==> flow/design.v <==
module Ball
    (input logic clock, reset, update,
    input logic [8:0] left_paddle_top, right_paddle_top,
    input logic [8:0] row,
    input logic [9:0] col,
    output logic left_scored, right_scored,
    output logic display);
     logic x_dir;
     logic [1:0] y_dir;
     logic [9:0] left, top;
     always_ff@(posedge clock) begin
        if (reset) begin
            left <= 320 - 2;
            top <= 240 - 2;
            if (left_scored)
                x_dir <= 0;
            else if (right_scored)
                x_dir <= 1;
            y_dir <= 2;
            right_scored <= 0;
            left_scored <= 0;
        end
        else if (update) begin
            if (x_dir &
                top >= left_paddle_top & top < left_paddle_top + 48 &
                left >= 60 & left < 64) begin
                y_dir <= (top >= left_paddle_top + 16) +
                        (top >= left_paddle_top + 32);
                x_dir <= 0;
            end
            else if (~x_dir &
                top >= right_paddle_top & top < right_paddle_top + 48 &
                left + 4 >= 577 & left + 4 < 581) begin
                y_dir <= (top >= right_paddle_top + 16) +
                        (top >= right_paddle_top + 32);
                x_dir <= 1;
            end
            else if (y_dir == 0 & top <= 0)
                y_dir <= 2;
            else if (y_dir == 2 & top + 4 > 480)
                y_dir <= 0;
            else if (left <= 4) begin
                right_scored <= 1;
            end
            else if (left > 632) begin
                left_scored <= 1;
            end
            else begin
                if (x_dir)
                    left <= left - 2;
                else
                    left <= left + 2;
                if (y_dir == 2)
                    top <= top + 1;
                else if (y_dir == 0)
                    top <= top - 1;
            end
        end
    end
    assign display = (
        col >= left &
        col < left + 4 &
        row >= top &
        row < top + 4
    );
endmodule: Ball
From RTL to reports: Ball
Tool output for the design above, in the order of the flow. Lines are those of the file above, counted from 1. Operators carry their Yosys type and port widths (W data, S select, Z words). Library cell names are shortened. Not given: --

Top module: Ball. Clock input: clock. Standard-cell library: sky130hd. Timing corner: tt_025C_1v80.

After elaboration
Yosys after proc, flatten, opt, wreduce and memory -nomap, before mapping. Memory bits, and registers merged into a memory's read port (data or address), are not among the register bits. Print and check cells are not counted. Equal cells are merged and count once.

Under flip-flop bits (word level) stands 25. For input bits the number is 40. The figure for word-level cells is 86.

$add $sub $neg: 14. Under $lt $le $gt $ge stands 20. The figure for equality and inequality tests is 2. The entry for mux-type cells reads 13. Under bitwise operators stands 20. The figure for reductions and logical operators is 11.

Operators by type and width (count): $ge A10 B10 Y1 (5); $add A9 B6 Y10 const B (4); $ge A32 B10 Y1 const B (1); $lt A32 B10 Y1 const B (1); $gt A32 B9 Y1 const B (1); $mux W10 (3); $add A10 B3 Y11 const B (2); $lt A10 B10 Y1 (2); $ge A10 B9 Y1 (2); $add A9 B5 Y10 const B (2); $reduce_and A7 Y1 (2); $and A1 B1 Y1 (13); $lt A10 B11 Y1 (1); $lt A9 B11 Y1 (1); $add A10 B1 Y10 const B (1); $sub A10 B1 Y10 const B (1); $le A10 B1 Y1 const B (1); $gt A10 B10 Y1 const B (1); $add A10 B2 Y10 const B (1); $sub A10 B2 Y10 const B (1); $le A10 B3 Y1 const B (1); $ge A10 B6 Y1 const B (1); $lt A10 B7 Y1 const B (1); $ge A9 B10 Y1 (1); $reduce_and A8 Y1 (1); $mux W2 (4); $not A1 Y1 (7); $reduce_and A6 Y1 (1).

Not listed: further kinds 10, cells in them 17.

Longest topological paths
Depth = most cells in a row (Yosys ltp): at word level without a register or memory, in the mapped netlist without a sequential cell, where the memories' decode and read muxes count.

The entry for depth in word-level cells reads 9. The entry for ABC_AREA reads 0. Under depth in mapped cells stands 15.

Synthesis result
The flow's flattened synthesis, as Yosys stat reports it; memories are mapped. The netlist is that of the ABC_AREA named above (0 if unset); the other value can give another one.

The figure for mapped cells is 550. Chip area (Yosys): 4501.8 µm². For sequential part of the area the number is 490.5 µm². The figure for flip-flops is 24.

Cells by type: ha_1 (count 116, area in all 1.45E+03 µm²); dfxtp_1 (count 23, area in all 460.442 µm²); xnor2_1 (count 38, area in all 332.819 µm²); inv_1 (count 54, area in all 202.694 µm²); a21oi_1 (count 40, area in all 200.192 µm²); o21ai_0 (count 28, area in all 140.134 µm²); o211ai_2 (count 11, area in all 137.632 µm²); nand2_1 (count 36, area in all 135.13 µm²); nor2_1 (count 32, area in all 120.115 µm²); a21o_1 (count 14, area in all 105.101 µm²); nand3_1 (count 18, area in all 90.086 µm²); mux2i_1 (count 8, area in all 80.077 µm²); nor3_1 (count 13, area in all 65.062 µm²); o211ai_1 (count 7, area in all 52.55 µm²); nor2b_1 (count 8, area in all 50.048 µm²); a2111oi_0 (count 5, area in all 43.792 µm²); nand4_1 (count 7, area in all 43.792 µm²); nor4_1 (count 7, area in all 43.792 µm²).

Not listed: further types 44, cells in them 85.

Timing after synthesis
OpenSTA on the mapped netlist: ideal clock, no wires. The path of least setup slack (recovery checks aside). Input and output delay are each 20% of the period. Register names are those of the netlist, which keeps one name where synthesis merged equal registers.

Kind: input port to flip-flop. From: input port right_paddle_top[7]. To: register top[9]. Under period stands 3.12 ns. External input delay: 0.624 ns. Under launch time at the first pin stands 0.624 ns. Arrival: 3.062 ns. For data required time the number is 2.997 ns. Under path slack stands -0.066 ns. For delay of the path the number is 2.561 ns. The figure for stages on the path is 14. Under buffers on the path stands 2. For period reached after synthesis the number is 3.186 ns.

"delay of the path" is the arrival time less input delay plus setup time. "stages on the path" counts driving pins, that of a launching flip-flop among them; a cell with two outputs on the path counts twice. "period reached after synthesis" is the clock period less the worst setup slack; recovery checks do not enter. This is arithmetic on one report: input and output delays are still those of the set period (20% each). The rows between start and end are the longest chain of elaborated cells between them; the timing report does not say that the signal goes this way. Where chains are equally long, one stands for them. Each line given opens the expression or statement behind the cell; cells for indexed reads and writes are added by Yosys, which also makes memories of some case tables. At most two assigning lines are given for a register; there are more.

Cells stage by stage: clkbuf_1 -> inv_1 -> nor3_1 -> xnor2_1 -> ha_1 -> nand4_1 -> o21ai_0 -> nor2_1 -> and3_1 -> and4_1 -> buf_6 -> nor3_4 -> nand3_1 -> mux2_1. The entry for cells in the longest elaborated chain reads 7. Under elaborated cells between the ends (all ways) stands 9. Under RTL lines with such cells stands 2.

Ends and longest elaborated chain, after synthesis: start, declared (line 3) `input logic [8:0] left_paddle_top, right_paddle_top,`; $add A9 B6 Y10 (line 32) `top >= right_paddle_top & top < right_paddle_top + 48 &`; $lt A10 B10 Y1 (line 32); $and A1 B1 Y1 (3 in a row) (line 31) `else if (~x_dir &`; $not A1 Y1; $reduce_and A8 Y1; end, assigned (line 14) `top <= 240 - 2;`; end, assigned (line 54) `top <= top + 1;`; end, declared (line 10) `logic [9:0] left, top;`.

Path in the finished layout
Path of least setup slack in the final report of record 1 (OpenROAD, finished layout, wires in). Where an end is a register, its clock arrival counts in the times.

Kind: input port to output port. From: input port row[0]. To: output port display. Under period stands 5.41 ns. External input delay: 1.08 ns. External output delay: 1.08 ns. Under launch time at the first pin stands 1.08 ns. Arrival: 3.12 ns. For data required time the number is 4.33 ns. Under path slack stands 1.21 ns. The figure for stages on the path is 11. Under buffers on the path stands 2.

The rows between start and end are the longest chain of elaborated cells between them; the timing report does not say that the signal goes this way. Where chains are equally long, one stands for them.

Cells stage by stage: clkdlybuf4s50_1 -> inv_1 -> ha_1 -> o21ai_0 -> a21boi_0 -> o21ai_0 -> a21oi_1 -> nor4_1 -> nor2_1 -> o2111a_1 -> dlymetal6s2s_1. The entry for cells in the longest elaborated chain reads 3. Under elaborated cells between the ends (all ways) stands 4. Under RTL lines with such cells stands 3.

Ends and longest elaborated chain, post-layout: start, declared (line 4) `input logic [8:0] row,`; $ge A9 B10 Y1 (line 63) `row >= top &`; $and A1 B1 Y1 (2 in a row) (line 61) `col >= left &`; end, declared (line 7) `output logic display);`.

Add stored flow runs of Ball

Top module Ball; platform sky130hd; tools Yosys and OpenROAD; 2 stored runs in no particular order. Input and output delays are each 20% of the period that was set; the output load is 0.01 pF. "achieved clock period" = clock period - worst setup slack. The figure is calculated, with input and output delays left at 20% of the set period. "overall power": no workload was simulated; the value follows from the tool's default switching activity.

Files of record 1:
==> flow/run.sh <==
#!/bin/bash
# the make line also repeats the synthesis and layout settings of config.mk as NAME=value (left out here)
make -C /OpenROAD-flow-scripts/flow DESIGN_CONFIG=/design/flow/config.mk WORK_HOME=/design/flow/orfs CLKGATE_MAP_FILE= finish
==> flow/config.mk <==
export PLATFORM = sky130hd
export DESIGN_NAME = Ball
export DESIGN_NICKNAME = Ball
export VERILOG_FILES = /design/flow/design.v
export SDC_FILE = /design/flow/constraint.sdc
export NUM_CORES = 4
export LEC_CHECK = 0
export CAP_MARGIN = 5
export CORE_MARGIN = 2
export CORE_UTILIZATION = 50
export CTS_CLUSTER_DIAMETER = 377
export CTS_CLUSTER_SIZE = 10
export MIN_ROUTING_LAYER = met2
export PLACE_DENSITY = 0.68
export SETUP_SLACK_MARGIN = 1.03
export SLEW_MARGIN = 5
export TNS_END_PERCENT = 80
==> flow/constraint.sdc <==
create_clock -name core_clock -period 5.41 [get_ports {clock}]
set_input_delay 1.0820 -clock core_clock [delete_from_list [all_inputs] [get_ports {clock}]]
set_output_delay 1.0820 -clock core_clock [all_outputs]
set_load 0.01 [all_outputs]

Results of record 1. For the total negative setup slack the run shows 0.000 ns. The worst setup slack after layout reads 1.207 ns. The achieved clock period comes to 4.203 ns. The overall die area reads 9778.2 µm². The measured final worst hold slack is 0.566 ns. For the overall power the run shows 0.00179 W. The measured chip area after synthesis (Yosys) is 4501.8 µm². The measured std-cell area (final layout) is 5082.4 µm².

Files of record 2:
==> flow/run.sh <==
#!/bin/bash
# the make line also repeats the synthesis and layout settings of config.mk as NAME=value (left out here)
make -C /OpenROAD-flow-scripts/flow DESIGN_CONFIG=/design/flow/config.mk WORK_HOME=/design/flow/orfs CLKGATE_MAP_FILE= finish
==> flow/config.mk <==
export PLATFORM = sky130hd
export DESIGN_NAME = Ball
export DESIGN_NICKNAME = Ball
export VERILOG_FILES = /design/flow/design.v
export SDC_FILE = /design/flow/constraint.sdc
export NUM_CORES = 4
export LEC_CHECK = 0
export CAP_MARGIN = 20
export CELL_PAD_IN_SITES_DETAIL_PLACEMENT = 0
export CELL_PAD_IN_SITES_GLOBAL_PLACEMENT = 3
export CORE_MARGIN = 2
export CORE_UTILIZATION = 47
export CTS_CLUSTER_DIAMETER = 216
export CTS_CLUSTER_SIZE = 56
export GPL_ROUTABILITY_DRIVEN = 1
export GPL_TIMING_DRIVEN = 1
export PLACE_DENSITY = 0.79
export SETUP_SLACK_MARGIN = 0.85
export SLEW_MARGIN = 20
==> flow/constraint.sdc <==
create_clock -name core_clock -period 5.82 [get_ports {clock}]
set_input_delay 1.1640 -clock core_clock [delete_from_list [all_inputs] [get_ports {clock}]]
set_output_delay 1.1640 -clock core_clock [all_outputs]
set_load 0.01 [all_outputs]

Outcome of record 2: incomplete, placement halted on GPL-0301.
