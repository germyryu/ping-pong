==> flow/design.v <==
`default_nettype none
module Paddle(
    input  logic clock, reset,
    input  logic input_up, input_down,
    input  logic [9:0] left,
    input  logic update,
    input  logic [9:0] row, col,
    output logic [9:0] top,
    output logic display);
    logic up, down;
    always_ff@(posedge clock) begin
        up <= input_up;
        down <= input_down;
        if (reset)
            top <= 240 - 24;
        else if (update & up & ~down & (top < (480 - 48)))
            top <= top + 4;
        else if (update & down & ~up & (top >= 4))
            top <= top - 4;
    end
    assign display = (
        col >= left &
        col < left + 4 &
        row >= top &
        row < top + 48
    );
endmodule: Paddle
**Reports on Paddle**

Tool output for the design above, in the order of the flow.
Lines are those of the file above, counted from 1.
Operators: Yosys type, input widths -> output width; for muxes data width and select width s.
Cell names lack the library's common part.
The mark -- stands for no value.

- Top: Paddle
- Clock: clock
- Standard-cell library: sky130hd
- Timing corner: tt_025C_1v80

**Elaborated design**

Yosys after proc, flatten, opt, wreduce and memory -nomap, before mapping. Memory bits, and registers merged into a memory's read port (data or address), are not among the register bits. Print and check cells are not counted. Equal cells are merged and count once.

- Cells after elaboration: 27
- Output and inout bits: 11
- Input bits: 35
- Register bits: 12

- Bitwise operators: 11
- Reductions and logical operators: 1
- Add/sub/neg operators: 4
- $lt $le $gt $ge: 6
- Muxes and demuxes: 2

Operator list:

| cell | number |
|---|---|
| $lt 10x11->1 | 2 |
| $ge 10x10->1 | 2 |
| $mux 10 | 2 |
| $add 10x3->11 const B | 1 |
| $add 10x6->11 const B | 1 |
| $add 10x3->10 const B | 1 |
| $sub 10x3->10 const B | 1 |
| $ge 10x3->1 const B | 1 |
| $lt 10x9->1 const B | 1 |
| $and 1x1->1 | 9 |
| $not 1->1 | 2 |
| $reduce_bool 2->1 | 1 |

**Depth**

Depth = most cells in a row (Yosys ltp): at word level without a register or memory, in the mapped netlist without a sequential cell, where the memories' decode and read muxes count.

- Word-level depth: 5
- ABC_AREA: 1
- Mapped depth: 12
- Mapped depth without buffers: 12

**After synthesis**

The flow's flattened synthesis, as Yosys stat reports it; memories are mapped. The netlist is that of the ABC_AREA named above (0 if unset); the other value can give another one.

Cell types:

| cell type | number | total area (um^2) |
|---|---|---|
| ha_1 | 38 | 475.456 |
| nand2_1 | 77 | 289.027 |
| dfxtp_1 | 10 | 200.192 |
| inv_1 | 36 | 135.13 |
| xor2_1 | 13 | 113.859 |
| nor2_1 | 28 | 105.101 |
| nand3_1 | 20 | 100.096 |
| a21oi_1 | 13 | 65.062 |
| nor2_8 | 2 | 40.038 |
| a21o_1 | 3 | 22.522 |
| buf_4 | 3 | 22.522 |
| buf_6 | 2 | 22.522 |
| nand3b_1 | 3 | 22.522 |
| nor2_4 | 2 | 22.522 |
| nand3_4 | 1 | 17.517 |
| xnor2_1 | 2 | 17.517 |
| buf_8 | 1 | 15.014 |
| nor3_1 | 3 | 15.014 |

Other cell types: 13; their cells: 15.

- Standard cells after synthesis: 272
- Mapped area: 1804.2 um^2
- Flip-flop cells: 10
- Area of sequential cells: 200.2 um^2
- Buffer cells: 6

**Timing after synthesis**

OpenSTA on the mapped netlist: ideal clock, no wires. The path of least setup slack (recovery checks aside). Input and output delay are each 20% of the period. Register names are those of the netlist, which keeps one name where synthesis merged equal registers.

- Path type: input to output
- Start: input port left[4]
- End: output port display
- Stages: 11
- Output delay: 1142 ps
- Launch time at the first pin: 1142 ps
- Data required time: 4568 ps
- Path delay: 1365 ps
- Arrival time: 2507 ps
- Path buffers: 0
- Path slack: 2061 ps
- External input delay: 1142 ps
- Period: 5710 ps
- Synthesis period reached: 3649 ps

"path delay" is the arrival time less input delay plus setup time.
At an output port there is no setup time.
"stages": output pins that drive a net of the path, with the launching flip-flop's if there is one; two outputs of one cell count as two.
"synthesis period reached" is the clock period less the worst setup slack; recovery checks do not enter. This is arithmetic on one report: input and output delays are still those of the set period (20% each).
The rows between start and end are the longest chain of elaborated cells between them; the timing report does not say that the signal goes this way. Where chains are equally long, one stands for them.
Each line given opens the expression or statement behind the cell; cells for indexed reads and writes are added by Yosys, which also makes memories of some case tables.

- Path through: nand3_1 > nor2_1 > nand2_1 > nor3_1 > xor2_1 > ha_1 > a21oi_1 > nand2_1 > o31ai_1 > nand4_1 > nor2_1
- Length of the longest elaborated chain: 5
- Elaborated cells between the ends (all ways): 6
- Source lines of those cells: 2
- Classes of those cells: 1 x add/sub; 2 x compare; 3 x logic

RTL lines, path post-synthesis:

| what | RTL line | text |
|---|---|---|
| start, declared | 5 | `input  logic [9:0] left,` |
| $add 10x3->11 | 23 | `col < left + 4 &` |
| $lt 10x11->1 | 23 |  |
| $and 1x1->1 x3 | 22 | `col >= left &` |
| end, declared | 9 | `output logic display);` |

**Worst path after layout**

From the final timing report of run 1: the path of least setup slack in the routed layout; clock arrival at registers is part of the times.
The report prints the path's times to 10 ps; the period is as set.

- Path type: input to output
- Start: input port left[4]
- End: output port display
- Data required time: 4300 ps
- Path buffers: 2
- Arrival time: 3640 ps
- Stages: 13
- Path slack: 670 ps
- Period: 5380 ps
- External input delay: 1080 ps
- Output delay: 1080 ps
- Launch time at the first pin: 1080 ps

The rows between start and end are the longest chain of elaborated cells between them; the timing report does not say that the signal goes this way. Where chains are equally long, one stands for them.

- Path through: clkdlybuf4s50_1 > nand3_1 > nor2_1 > nand2_1 > nor3_1 > xor2_1 > ha_1 > a21oi_1 > nand2_1 > o31ai_1 > nand4_1 > nor2_1 > clkdlybuf4s50_1
- Length of the longest elaborated chain: 5
- Elaborated cells between the ends (all ways): 6
- Source lines of those cells: 2
- Classes of those cells: 1 x add/sub; 2 x compare; 3 x logic

RTL lines, path post-layout:

| what | RTL line | text |
|---|---|---|
| start, declared | 5 | `input  logic [9:0] left,` |
| $add 10x3->11 | 23 | `col < left + 4 &` |
| $lt 10x11->1 | 23 |  |
| $and 1x1->1 x3 | 22 | `col >= left &` |
| end, declared | 9 | `output logic display);` |

Subject: flow runs of Paddle

Hi,

Design Paddle on sky130hd. What follows are 2 stored runs of the flow, each under its own settings; their order means nothing. The constraints put input and output delay at 20% of the set period each and load the outputs with 0.01 pF.
"worst path time" means the part of the period allowed to the worst setup path (the constraints hold back 20% at inputs and 20% at outputs) less its slack; where the path has registers, the arrival times of their clocks count too.
"worst path time" is known to 10 ps.

### Run 1

==> flow/run.sh <==
#!/bin/bash
# the make line also repeats the synthesis and layout settings of config.mk as NAME=value (left out here)
make -C /OpenROAD-flow-scripts/flow DESIGN_CONFIG=/design/flow/config.mk WORK_HOME=/design/flow/orfs CLKGATE_MAP_FILE= finish
==> flow/config.mk <==
export PLATFORM = sky130hd
export DESIGN_NAME = Paddle
export DESIGN_NICKNAME = Paddle
export VERILOG_FILES = /design/flow/design.v
export SDC_FILE = /design/flow/constraint.sdc
export NUM_CORES = 4
export LEC_CHECK = 0
export ABC_AREA = 1
export CAP_MARGIN = 15
export CELL_PAD_IN_SITES_DETAIL_PLACEMENT = 0
export CORE_MARGIN = 2
export CORE_UTILIZATION = 52
export GPL_TIMING_DRIVEN = 1
export MAX_ROUTING_LAYER = met4
export SETUP_SLACK_MARGIN = 0.39
export SLEW_MARGIN = 20
==> flow/constraint.sdc <==
create_clock -name core_clock -period 5.38 [get_ports {clock}]
set_input_delay 1.0760 -clock core_clock [delete_from_list [all_inputs] [get_ports {clock}]]
set_output_delay 1.0760 -clock core_clock [all_outputs]
set_load 0.01 [all_outputs]

Results of run 1:
- Post-layout utilization: 68.1%
- Worst hold slack in the final report: 550 ps
- Sum of negative setup slack: 0 ps
- Worst path time: 2560 ps
- Worst setup path type: input to output
- Worst slack on setup checks: 667 ps
- Die outline area: 3957.0 um^2
- Synthesis area: 1804.2 um^2

### Run 2

==> flow/run.sh <==
#!/bin/bash
# the make line also repeats the synthesis and layout settings of config.mk as NAME=value (left out here)
make -C /OpenROAD-flow-scripts/flow DESIGN_CONFIG=/design/flow/config.mk WORK_HOME=/design/flow/orfs CLKGATE_MAP_FILE= finish
==> flow/config.mk <==
export PLATFORM = sky130hd
export DESIGN_NAME = Paddle
export DESIGN_NICKNAME = Paddle
export VERILOG_FILES = /design/flow/design.v
export SDC_FILE = /design/flow/constraint.sdc
export NUM_CORES = 4
export LEC_CHECK = 0
export CAP_MARGIN = 20
export CORE_MARGIN = 2
export CORE_UTILIZATION = 66
export SLEW_MARGIN = 20
==> flow/constraint.sdc <==
create_clock -name core_clock -period 3.42 [get_ports {clock}]
set_input_delay 0.6840 -clock core_clock [delete_from_list [all_inputs] [get_ports {clock}]]
set_output_delay 0.6840 -clock core_clock [all_outputs]
set_load 0.01 [all_outputs]

Outcome of run 2: incomplete, clock tree synthesis halted on DPL-0033

Regards
